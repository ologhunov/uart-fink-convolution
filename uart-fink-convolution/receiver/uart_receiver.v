==> flow/design.v <==
module decode(
    input [2*(MSG_SIZE + 2*(2*STEP+1))-1:0] msg_in,
    output reg [MSG_SIZE-1:0] msg_out
);
    localparam STEP = 0;
    localparam MSG_SIZE = 6;
    localparam CODED_MSG_SIZE = 2*(MSG_SIZE+2*(2*STEP + 1));
    integer i;
    reg [CODED_MSG_SIZE/2-1:0] a;  
    reg [CODED_MSG_SIZE/2-1:0] b;  
    always @(*) begin
        for (i = 0; i < CODED_MSG_SIZE; i = i + 2) begin
            a[i/2] = msg_in[i];
        end
        for (i = 1; i < CODED_MSG_SIZE; i = i + 2) begin
            b[(i-1)/2] = msg_in[i];
        end
        for (i = 0; i < MSG_SIZE; i = i + 1) begin
            if (i < MSG_SIZE - (4*STEP + 2)) begin
                if ((a[i] ^ a[i+2*STEP+1]) != b[i+STEP] &&
                    (a[i+2*STEP+1] ^ a[i+4*STEP+2]) != b[i+3*STEP+1]) begin
                    a[i+2*STEP+1] = ~a[i+2*STEP+1];
                end
            end
        end
        msg_out = a[2*STEP+1+:MSG_SIZE+2*STEP+1];
    end
endmodule
module receiver(
    input wire clk,
    input wire tx,
    input wire msg_select,    
    input wire baud_select,   
    output reg [MSG_SIZE-1:0] output_message
);
    parameter BAUD_RATE_2400 = 2400;
    parameter BAUD_RATE_1200 = 1200;
    parameter CLK_FREQ = 27000000;
    localparam STEP = 0;
    localparam MSG_SIZE = 6;
    localparam CODED_MSG_SIZE = 2 * (MSG_SIZE + 2 * (2 * STEP + 1));
    integer bit_index;
    reg [31:0] bit_counter;
    reg [31:0] ticks_per_bit;
    reg [1:0] state = IDLE;
    reg [MSG_SIZE-1:0] uncoded_message;       
    reg [CODED_MSG_SIZE-1:0] coded_message;   
    localparam IDLE = 2'b00;
    localparam RECEIVE_START = 2'b01;
    localparam RECEIVE_DATA = 2'b10;
    localparam RECEIVE_STOP = 2'b11;
    wire [MSG_SIZE-1:0] decoded_message;
    decode uut(
        .msg_in(coded_message),
        .msg_out(decoded_message)
    );
    always @(posedge clk) begin
        if (baud_select)
            ticks_per_bit <= CLK_FREQ / BAUD_RATE_2400;   
        else
            ticks_per_bit <= CLK_FREQ / BAUD_RATE_1200;   
    end
    always @(posedge clk) begin
        case (state)
            IDLE: begin
                if (!tx) begin
                    bit_counter <= ticks_per_bit / 2;  
                    bit_index <= 0;
                    state <= RECEIVE_START;
                end
            end
            RECEIVE_START: begin
                if (bit_counter == ticks_per_bit - 1) begin
                    bit_counter <= 0;
                    state <= RECEIVE_DATA;
                end else begin
                    bit_counter <= bit_counter + 1;
                end
            end
            RECEIVE_DATA: begin
                if (bit_counter == ticks_per_bit - 1) begin
                    bit_counter <= 0;
                    if (msg_select) begin
                        coded_message[bit_index] <= tx;
                    end else begin
                        uncoded_message[bit_index] <= tx;
                    end
                    bit_index <= bit_index + 1;
                    if ((msg_select && bit_index == CODED_MSG_SIZE - 1) || 
                        (!msg_select && bit_index == MSG_SIZE - 1)) begin
                        bit_index <= 0;
                        state <= RECEIVE_STOP;
                    end
                end else begin
                    bit_counter <= bit_counter + 1;
                end
            end
            RECEIVE_STOP: begin
                if (bit_counter == ticks_per_bit - 1) begin
                    bit_counter <= 0;
                    state <= IDLE;
                    if (msg_select) begin
                        output_message <= ~decoded_message;  
                    end else begin
                        output_message <= ~uncoded_message;  
                    end
                end else begin
                    bit_counter <= bit_counter + 1;
                end
            end
        endcase
    end
endmodule
From RTL to reports: receiver
The steps from the RTL of receiver to its reports follow in flow order.
Lines are those of the file above, counted from 1.
Operators: Yosys type, input widths -> output width; for muxes data width and select width s.
Library cell names are shortened.
{"block": "inputs", "top_module": "receiver", "clock": "clk", "library": "sky130hd", "corner": "tt_025C_1v80"}

Word level
Counts by Yosys on the flattened word-level netlist (proc, flatten, opt, wreduce; memories kept). Register bits leave out memories and registers merged into their read ports (data or address). Print and check cells are left out.
{"block": "classes", "addsub": 4, "eq_ne": 21, "n_shift": 4, "mux": 25, "logic": 21, "reduce_and_logical": 19}
{"block": "op_table", "operator": "$mux 32", "n": 5}
{"block": "op_table", "operator": "$pmux 32 s2", "n": 2}
{"block": "op_table", "operator": "$mux 16", "n": 3}
{"block": "op_table", "operator": "$shift 1x33->16", "n": 1}
{"block": "op_table", "operator": "$shift 1x33->6", "n": 1}
{"block": "op_table", "operator": "$shift 1x33->16 const A", "n": 1}
{"block": "op_table", "operator": "$shift 1x33->6 const A", "n": 1}
{"block": "op_table", "operator": "$neg 32->33", "n": 1}
{"block": "op_table", "operator": "$add 32x1->32 const B", "n": 1}
{"block": "op_table", "operator": "$add 32x2->32 const B", "n": 1}
{"block": "op_table", "operator": "$eq 32x32->1", "n": 1}
{"block": "op_table", "operator": "$eq 32x4->1 const B", "n": 1}
{"block": "op_table", "operator": "$eq 32x5->1 const B", "n": 1}
{"block": "op_table", "operator": "$mux 6", "n": 4}
{"block": "op_table", "operator": "$not 6->6", "n": 3}
{"block": "op_table", "operator": "$sub 15x1->16 const B", "n": 1}
{"block": "op_table", "operator": "$and 16x16->16", "n": 1}
{"block": "op_table", "operator": "$or 16x16->16", "n": 1}
{"block": "op_table", "operator": "$not 16->16", "n": 1}
{"block": "op_table", "operator": "$mux 15", "n": 1}
{"block": "op_table", "operator": "$ne 2x2->1 const B", "n": 7}
{"block": "op_table", "operator": "$mux 2", "n": 5}
{"block": "op_table", "operator": "$reduce_and 3->1", "n": 3}
{"block": "op_table", "operator": "$ne 1x1->1", "n": 8}
{"block": "op_table", "operator": "$xor 1x1->1", "n": 8}
{"block": "op_table", "operator": "$pmux 2 s4", "n": 1}
{"block": "op_table", "operator": "$logic_and 1x1->1", "n": 6}
{"block": "op_table", "operator": "$reduce_or 3->1", "n": 2}
Other operator kinds: 13; their cells: 22.
{"block": "bits", "regBits": 109, "inputBits": 4, "output_inout_bits": 6, "wordCells": 101}

Longest topological paths
Depth = most cells in a row (Yosys ltp): at word level without a register or memory, in the mapped netlist without a sequential cell, where the memories' decode and read muxes count.
{"block": "depth", "depth_word": 18, "ABC_AREA": 1, "ltp_mapped": 21, "mapped_depth_nobuf": 20}

Mapped cells and area
Yosys stat after the flow's synthesis: flattened, memories mapped to cells. It holds for the ABC_AREA given above (unset counts as 0); a run with the other value may have another netlist.
Totals and module areas in this step are rounded.
{"block": "mapped", "mapped_cells": 961, "synth_area_mm2": 0.0072, "seqArea_mm2": 0.0027, "ff_cells": 92, "buffers": 23}
{"block": "types", "type": "edfxtp_1", "n": 90, "type_area_um2": 2.7E+03}
{"block": "types", "type": "nand2_1", "n": 219, "type_area_um2": 822.038}
{"block": "types", "type": "inv_1", "n": 136, "type_area_um2": 510.49}
{"block": "types", "type": "nor2_1", "n": 107, "type_area_um2": 401.635}
{"block": "types", "type": "nand3_1", "n": 64, "type_area_um2": 320.307}
{"block": "types", "type": "nor3_1", "n": 46, "type_area_um2": 230.221}
{"block": "types", "type": "nand4_1", "n": 34, "type_area_um2": 212.704}
{"block": "types", "type": "o21ai_0", "n": 33, "type_area_um2": 165.158}
{"block": "types", "type": "xor2_1", "n": 16, "type_area_um2": 140.134}
{"block": "types", "type": "ha_1", "n": 11, "type_area_um2": 137.632}
{"block": "types", "type": "a21oi_1", "n": 25, "type_area_um2": 125.12}
{"block": "types", "type": "nor2_4", "n": 11, "type_area_um2": 123.869}
{"block": "types", "type": "nor2_2", "n": 17, "type_area_um2": 106.352}
{"block": "types", "type": "nand2_2", "n": 14, "type_area_um2": 87.584}
{"block": "types", "type": "nor3b_1", "n": 11, "type_area_um2": 82.579}
{"block": "types", "type": "xnor2_1", "n": 9, "type_area_um2": 78.826}
{"block": "types", "type": "nor4_1", "n": 11, "type_area_um2": 68.816}
{"block": "types", "type": "o21ai_1", "n": 13, "type_area_um2": 65.062}
Other cell types: 35; their cells: 94.

Timing after synthesis
Source: OpenSTA report_checks on the synthesized netlist (no wires, ideal clock, input and output delay 20% of the period each), path of least setup slack; recovery checks are left aside. Register names are those of the netlist, which keeps one name where synthesis merged equal registers.
{"block": "synth_path", "path_kind": "input to register", "start": "in tx", "end": "reg bit_index[0]", "tclk_ns": 5.69, "in_delay_ns": 1.138, "setup_time_ns": 0.421, "t_first_pin_ns": 1.138, "t_arrival_ns": 3.406, "t_required_ns": 5.269, "setup_slack_ns": 1.863, "delay_ns": 2.689, "driving_pins": 3, "path_buffers": 0, "period_less_setup_slack_ns": 3.827}
"delay_ns" is the arrival time less input delay plus setup time.
"driving_pins" counts driving pins, that of a launching flip-flop among them; a cell with two outputs on the path counts twice.
"period_less_setup_slack_ns" is the clock period less the worst setup slack; recovery checks do not enter. This is arithmetic on one report: input and output delays are still those of the set period (20% each).
The rows between start and end are the longest chain of elaborated cells between them; the timing report does not say that the signal goes this way. Where chains are equally long, one stands for them.
Each line given opens the expression or statement behind the cell; cells for indexed reads and writes are added by Yosys, which also makes memories of some case tables.
At most two assigning lines are given for a register; there are more.
The path ends at the enable pin of a flip-flop; only ways to that pin are counted.
{"block": "synth_via", "cell_sequence": "nand2_1 nand2_1 nor2_1", "elab_chain_cells": 2, "cone_cells": 2, "lines_between": 0, "cone_classes": "eq/ne: 1; reduce/logical: 1"}
{"block": "synth_lines", "element": "from (decl)", "line_no": 31, "text": "input wire tx,"}
{"block": "synth_lines", "element": "$ne 2x2->1"}
{"block": "synth_lines", "element": "$reduce_and 3->1"}
{"block": "synth_lines", "element": "to (assign)", "line_no": 68, "text": "bit_index <= 0;"}
{"block": "synth_lines", "element": "to (assign)", "line_no": 88, "text": "bit_index <= bit_index + 1;"}
{"block": "synth_lines", "element": "to (decl)", "line_no": 42, "text": "integer bit_index;"}

Path in the finished layout
From the final timing report of run A: the path of least setup slack in the routed layout; clock arrival at registers is part of the times.
{"block": "layout_path", "path_kind": "register to register", "start": "reg bit_index[1]", "end": "reg coded_message[5]", "tclk_ns": 3.87, "setup_time_ns": 0.12, "t_first_pin_ns": 0.37, "t_arrival_ns": 3.14, "t_required_ns": 4.11, "setup_slack_ns": 0.97, "driving_pins": 19, "path_buffers": 2}
The rows between start and end are the longest chain of elaborated cells between them; the timing report does not say that the signal goes this way. Where chains are equally long, one stands for them.
At most two assigning lines are given for a register; there are more.
Lines with a computed index may be missing from the assigning lines.
{"block": "layout_via", "cell_sequence": "edfxtp_1 inv_2 ha_4 nand2_4 nor2_4 buf_12 nand2_4 inv_4 nand2_2 o21ai_1 nand2_1 nor3b_2 nand4_4 nor2_4 buf_6 nand2_4 o21bai_1 nand2_1 inv_1", "elab_chain_cells": 8, "cone_cells": 9, "cone_classes": "add/sub: 1; shift: 2; mux: 3; logic: 3"}
{"block": "layout_lines", "element": "from (decl)", "line_no": 42, "text": "integer bit_index;"}
{"block": "layout_lines", "element": "from (assign)", "line_no": 68, "text": "bit_index <= 0;"}
{"block": "layout_lines", "element": "from (assign)", "line_no": 88, "text": "bit_index <= bit_index + 1;"}
{"block": "layout_lines", "element": "$neg 32->33", "line_no": 84, "text": "coded_message[bit_index] <= tx;"}
{"block": "layout_lines", "element": "$shift 1x33->16", "line_no": 84}
{"block": "layout_lines", "element": "$not 16->16", "line_no": 84}
{"block": "layout_lines", "element": "$and 16x16->16", "line_no": 84}
{"block": "layout_lines", "element": "$or 16x16->16", "line_no": 84}
{"block": "layout_lines", "element": "$mux 16", "line_no": 83, "text": "if (msg_select) begin"}
{"block": "layout_lines", "element": "$mux 16", "line_no": 81, "text": "if (bit_counter == ticks_per_bit - 1) begin"}
{"block": "layout_lines", "element": "$mux 16", "line_no": 64, "text": "case (state)"}
{"block": "layout_lines", "element": "to (decl)", "line_no": 47, "text": "reg [CODED_MSG_SIZE-1:0] coded_message;"}

# Flow runs of receiver

Flow measurements of receiver on sky130hd: 2 stored runs with different settings, listed in no order. Input and output delays are each 20% of the period that was set; the output load is 0.01 pF.
"totalPower_uw": no workload was simulated; the value follows from the tool's default switching activity.
Results are given in rounded form.

Run A
==> flow/run.sh <==
#!/bin/bash
# the make line also repeats the synthesis and layout settings of config.mk as NAME=value (left out here)
make -C /OpenROAD-flow-scripts/flow DESIGN_CONFIG=/design/flow/config.mk WORK_HOME=/design/flow/orfs CLKGATE_MAP_FILE= finish
==> flow/config.mk <==
export PLATFORM = sky130hd
export DESIGN_NAME = receiver
export DESIGN_NICKNAME = receiver
export VERILOG_FILES = /design/flow/design.v
export SDC_FILE = /design/flow/constraint.sdc
export NUM_CORES = 4
export LEC_CHECK = 0
export ABC_AREA = 1
export CAP_MARGIN = 15
export CELL_PAD_IN_SITES_GLOBAL_PLACEMENT = 1
export CORE_ASPECT_RATIO = 0.66
export CORE_MARGIN = 2
export CORE_UTILIZATION = 40
export MIN_ROUTING_LAYER = met1
export PLACE_DENSITY = 0.82
export SETUP_SLACK_MARGIN = 0.94
export SLEW_MARGIN = 20
export TNS_END_PERCENT = 60
==> flow/constraint.sdc <==
create_clock -name core_clock -period 3.87 [get_ports {clk}]
set_input_delay 0.7740 -clock core_clock [delete_from_list [all_inputs] [get_ports {clk}]]
set_output_delay 0.7740 -clock core_clock [all_outputs]
set_load 0.01 [all_outputs]

==> results of run A, as JSON <==
{
  "post_synth_area_mm2": 0.0072,
  "final_die_area_mm2": 0.019,
  "layout_stdcell_area_mm2": 0.0085,
  "setup_worst_slack_ns": 0.97,
  "total_negative_slack_ns": 0.000,
  "fin_hold_ws_ns": 0.57,
  "totalPower_uw": 6800
}

Run B
==> flow/run.sh <==
#!/bin/bash
# the make line also repeats the synthesis and layout settings of config.mk as NAME=value (left out here)
make -C /OpenROAD-flow-scripts/flow DESIGN_CONFIG=/design/flow/config.mk WORK_HOME=/design/flow/orfs CLKGATE_MAP_FILE= finish
==> flow/config.mk <==
export PLATFORM = sky130hd
export DESIGN_NAME = receiver
export DESIGN_NICKNAME = receiver
export VERILOG_FILES = /design/flow/design.v
export SDC_FILE = /design/flow/constraint.sdc
export NUM_CORES = 4
export LEC_CHECK = 0
export CAP_MARGIN = 15
export CORE_MARGIN = 7
export CORE_UTILIZATION = 61
export CTS_CLUSTER_SIZE = 86
export GPL_ROUTABILITY_DRIVEN = 0
export MAX_ROUTING_LAYER = met4
export PLACE_DENSITY_LB_ADDON = 0.06
export SETUP_SLACK_MARGIN = 0.19
export SLEW_MARGIN = 20
==> flow/constraint.sdc <==
create_clock -name core_clock -period 7.05 [get_ports {clk}]
set_input_delay 1.4100 -clock core_clock [delete_from_list [all_inputs] [get_ports {clk}]]
set_output_delay 1.4100 -clock core_clock [all_outputs]
set_load 0.01 [all_outputs]

==> results of run B, as JSON <==
{
  "post_synth_area_mm2": 0.0067,
  "final_die_area_mm2": 0.014,
  "layout_stdcell_area_mm2": 0.007,
  "setup_worst_slack_ns": 2.7,
  "total_negative_slack_ns": 0.000,
  "fin_hold_ws_ns": 0.57,
  "totalPower_uw": 2900
}
